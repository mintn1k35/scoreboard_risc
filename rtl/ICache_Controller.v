==> flow/design.v <==
module ICache_Controller(
	input wire clk,
	input wire rst_n,
	input wire stop,
	input wire stop_fetch,
	input wire rvalid,
	input wire rlast,
	input wire [31:0] rdata,
	input wire arready,
	input wire ecall,
	input wire j_accept,
	input wire [31:0] j_addr,
	input wire cache_rst_done,
	output reg rready,
	output reg [31:0] araddr,
	output reg 	arvalid,
	output wire [1:0] arburst,
	output wire [3:0] arcache,
	output wire [2:0] arsize,
	output wire [7:0] arlen,
	output wire [63:0] fetch_instr_pc
);
	wire stall = !arready | stop;
	reg [1:0] control_state;
	always @(posedge clk or negedge rst_n) begin
		if(!rst_n) begin
			araddr <= 32'd0;
		end
		else begin
			if(control_state == 2'b10) begin
				if(j_accept) araddr <= j_addr;
				else if(stop) araddr <= araddr;
				else if (stop_fetch) araddr <= araddr - 32'd4;
				else if (ecall) araddr <= 32'd200;
			end
			else begin
				if(!arready) araddr <= araddr;
				else araddr <= araddr + 32'd4;
			end
		end
	end
	always @(posedge clk or negedge rst_n) begin
		if(!rst_n) begin
			control_state <= 2'b00;
		end
		else begin
			case(control_state)
				2'b00: begin
					if(arready) begin
						control_state <= 2'b01;
					end
					else begin
						control_state <= control_state;
					end
				end
				2'b01: begin
					control_state <= 2'b10;
				end
				2'b10: begin
					if(rvalid & rlast) begin
						control_state <= 2'b11;
					end
					else begin
						control_state <= control_state;
					end
				end
				2'b11: begin
					control_state <= 2'b00;
				end
			endcase
		end
	end
	always @(*) begin
		case(control_state)
			2'b00: begin
				arvalid = (!cache_rst_done) ? 1'b1 : 1'b0;
				rready = 1'b0;
			end
			2'b01: begin
				arvalid = 1'b0;
				rready = 1'b0;
			end	
			2'b10: begin
				rready = 1'b1;
				arvalid = 1'b0;
			end
			2'b11: begin
				rready = 1'b0;
				arvalid = 1'b0;
			end
		endcase
	end
	assign arburst = 2'b01;
	assign arsize = 3'd2;
	assign arlen = 8'd0;
	assign arcache = 4'd7;
	assign fetch_instr_pc = (rlast & rvalid) ? {araddr - 32'd4, rdata} : 64'd0;
endmodule
### Step by step through the tools: ICache_Controller

Tool output for the design above, in the order of the flow.
Lines are those of the file above, counted from 1.
Operators: Yosys type, input widths -> output width; for muxes data width and select width s.
Cell names lack the library's common part.
The mark - stands for no value.

| inputs | value |
|---|---|
| design top | ICache_Controller |
| clock | clk |
| cell library | sky130hd |
| corner | tt_025C_1v80 |

### After elaboration

Source: Yosys, flattened and elaborated, memories not mapped. Widths are those after wreduce. Registers that Yosys merges into a memory's read port (data or address) are not register bits. Print and check cells do not count. Equal cells are merged and count once.

| word-level totals | value |
|---|---|
| input port bits | 74 |
| flip-flop bits (word level) | 34 |
| output and inout bits | 115 |
| elaborated cells | 31 |

| cells by class | value |
|---|---|
| add/sub/neg operators | 2 |
| reductions and logical operators | 6 |
| mux-type cells | 13 |
| bitwise logic cells | 1 |
| equal/unequal tests | 7 |

Operator list:

| cell | number |
|---|---|
| $mux 32 | 6 |
| $mux 64 | 1 |
| $add 32x3->32 const B | 1 |
| $sub 32x3->32 const B | 1 |
| $pmux 2 s4 | 1 |
| $reduce_or 3->1 | 2 |
| $eq 2x2->1 const B | 2 |
| $ne 2x2->1 const B | 2 |
| $ne 4x4->1 const B | 1 |
| $pmux 1 s2 | 2 |
| $mux 2 | 2 |
| $ne 3x3->1 const B | 1 |
| $reduce_and 3->1 | 1 |
| $eq 2x1->1 const B | 1 |
| $logic_not 2->1 | 1 |
| $reduce_and 2->1 | 1 |
| $reduce_bool 2->1 | 1 |
| $and 1x1->1 | 1 |
| $mux 1 | 1 |

### Depth

Longest topological path by Yosys (ltp), each cell counted once; first at word level (registers and memories cut), then after technology mapping (sequential cells cut; the memories' decode and read muxes count).

| logic depth | value |
|---|---|
| depth after elaboration | 5 |
| ABC_AREA | 0 |
| mapped depth | 8 |
| mapped depth without buffers | 7 |

### Synthesis result

The flow's flattened synthesis, as Yosys stat reports it; memories are mapped. The netlist is that of the ABC_AREA named above (0 if unset); the other value can give another one.

| mapped netlist | value |
|---|---|
| mapped cells | 530 |
| flip-flops | 36 |
| area of sequential cells | 902.1 um^2 |
| mapped area | 3945.0 um^2 |
| buffers | 73 |

Cell types:

| type | number | total area (um^2) |
|---|---|---|
| dfrtp_1 | 35 | 875.84 |
| and3_1 | 46 | 287.776 |
| nor2_1 | 65 | 243.984 |
| a21oi_1 | 44 | 220.211 |
| clkbuf_1 | 45 | 168.912 |
| xnor2_1 | 15 | 131.376 |
| buf_4 | 17 | 127.622 |
| nand4_1 | 17 | 106.352 |
| nor3_1 | 18 | 90.086 |
| nand2_1 | 23 | 86.333 |
| nor4_4 | 4 | 85.082 |
| a21o_1 | 10 | 75.072 |
| nand3_1 | 15 | 75.072 |
| nor4_1 | 12 | 75.072 |
| o21ba_2 | 7 | 70.067 |
| o21ai_0 | 13 | 65.062 |
| o21a_1 | 8 | 60.058 |
| mux2_2 | 5 | 56.304 |

Not listed: further types 56, cells in them 131.

### Worst setup path after synthesis

Source: OpenSTA report_checks on the synthesized netlist (no wires, ideal clock, input and output delay 20% of the period each), path of least setup slack; recovery checks are left aside. Register names are those of the netlist, which keeps one name where synthesis merged equal registers.

| timing path after synthesis | value |
|---|---|
| path type | register -> output |
| start | reg araddr[8] |
| end | out fetch_instr_pc[51] |
| delay of the path | 2.331 ns |
| required time | 4.680 ns |
| driving pins on the path | 8 |
| output delay | 1.170 ns |
| arrival time | 2.331 ns |
| period | 5.85 ns |
| path buffers | 3 |
| time at the first pin | 0.000 ns |
| path slack | 2.349 ns |
| synthesis period reached | 3.501 ns |

"delay of the path" = arrival - input delay + setup time.
At an output port there is no setup time.
"driving pins on the path" counts driving pins, that of a launching flip-flop among them; a cell with two outputs on the path counts twice.
"synthesis period reached" = period - worst setup slack (recovery checks aside). The figure is calculated, with input and output delays left at 20% of the set period.
Between the ends stands the longest chain of elaborated cells between them, by number of cells; it is not shown to be the way that was timed. Of several equally long chains one is given.
Each line given opens the expression or statement behind the cell; cells for indexed reads and writes are added by Yosys, which also makes memories of some case tables.
At most two assigning lines are given for a register; there are more.

| on the way, after synthesis | value |
|---|---|
| cell sequence | dfrtp_1 -> buf_6 -> or4_4 -> buf_6 -> or4_4 -> buf_6 -> o31a_1 -> o21ba_2 |
| length of the longest elaborated chain | 2 |
| elaborated cells between the ends (all ways) | 2 |
| classes of those cells | add/sub: 1; mux: 1 |

RTL lines, path after synthesis:

| element | RTL line | RTL |
|---|---|---|
| start: declaration | 15 | `output reg [31:0] araddr,` |
| start: assignment | 31 | `if(j_accept) araddr <= j_addr;` |
| start: assignment | 32 | `else if(stop) araddr <= araddr;` |
| $sub 32x3->32 | 97 | `assign fetch_instr_pc = (rlast & rvalid) ? {araddr - 32'd4, rdata} : 64'd0;` |
| $mux 64 | 97 |  |
| end: declaration | 21 | `output wire [63:0] fetch_instr_pc` |

Stored flow runs of ICache_Controller (2 of them; Yosys, OpenROAD, sky130hd). They differ in their settings and are not a sequence. Constraints: input delay and output delay 20% of the set period each, output load 0.01 pF.
Among the settings, -- means not set for that run.

| run | period_ns | CORE_UTILIZATION | SETUP_SLACK_MARGIN | CORE_ASPECT_RATIO | CORE_MARGIN | CELL_PAD_IN_SITES_DETAIL_PLACEMENT | CTS_CLUSTER_SIZE | SLEW_MARGIN | MIN_ROUTING_LAYER | CAP_MARGIN | PLACE_DENSITY_LB_ADDON | ABC_AREA | GPL_TIMING_DRIVEN |
|---|---|---|---|---|---|---|---|---|---|---|---|---|---|
| run 1 | 4.9 | 60 | 1.35 | 1.42 | 7 | 2 | 83 | 0 | met2 | 20 | -- | -- | -- |
| run 2 | 1.94 | 58 | 0.41 | 0.74 | 2 | -- | 60 | 20 | -- | 20 | 0.14 | 1 | 1 |

Run 1: did not finish, placement stopped with DPL-0033
Run 2: did not finish, placement stopped with DPL-0033
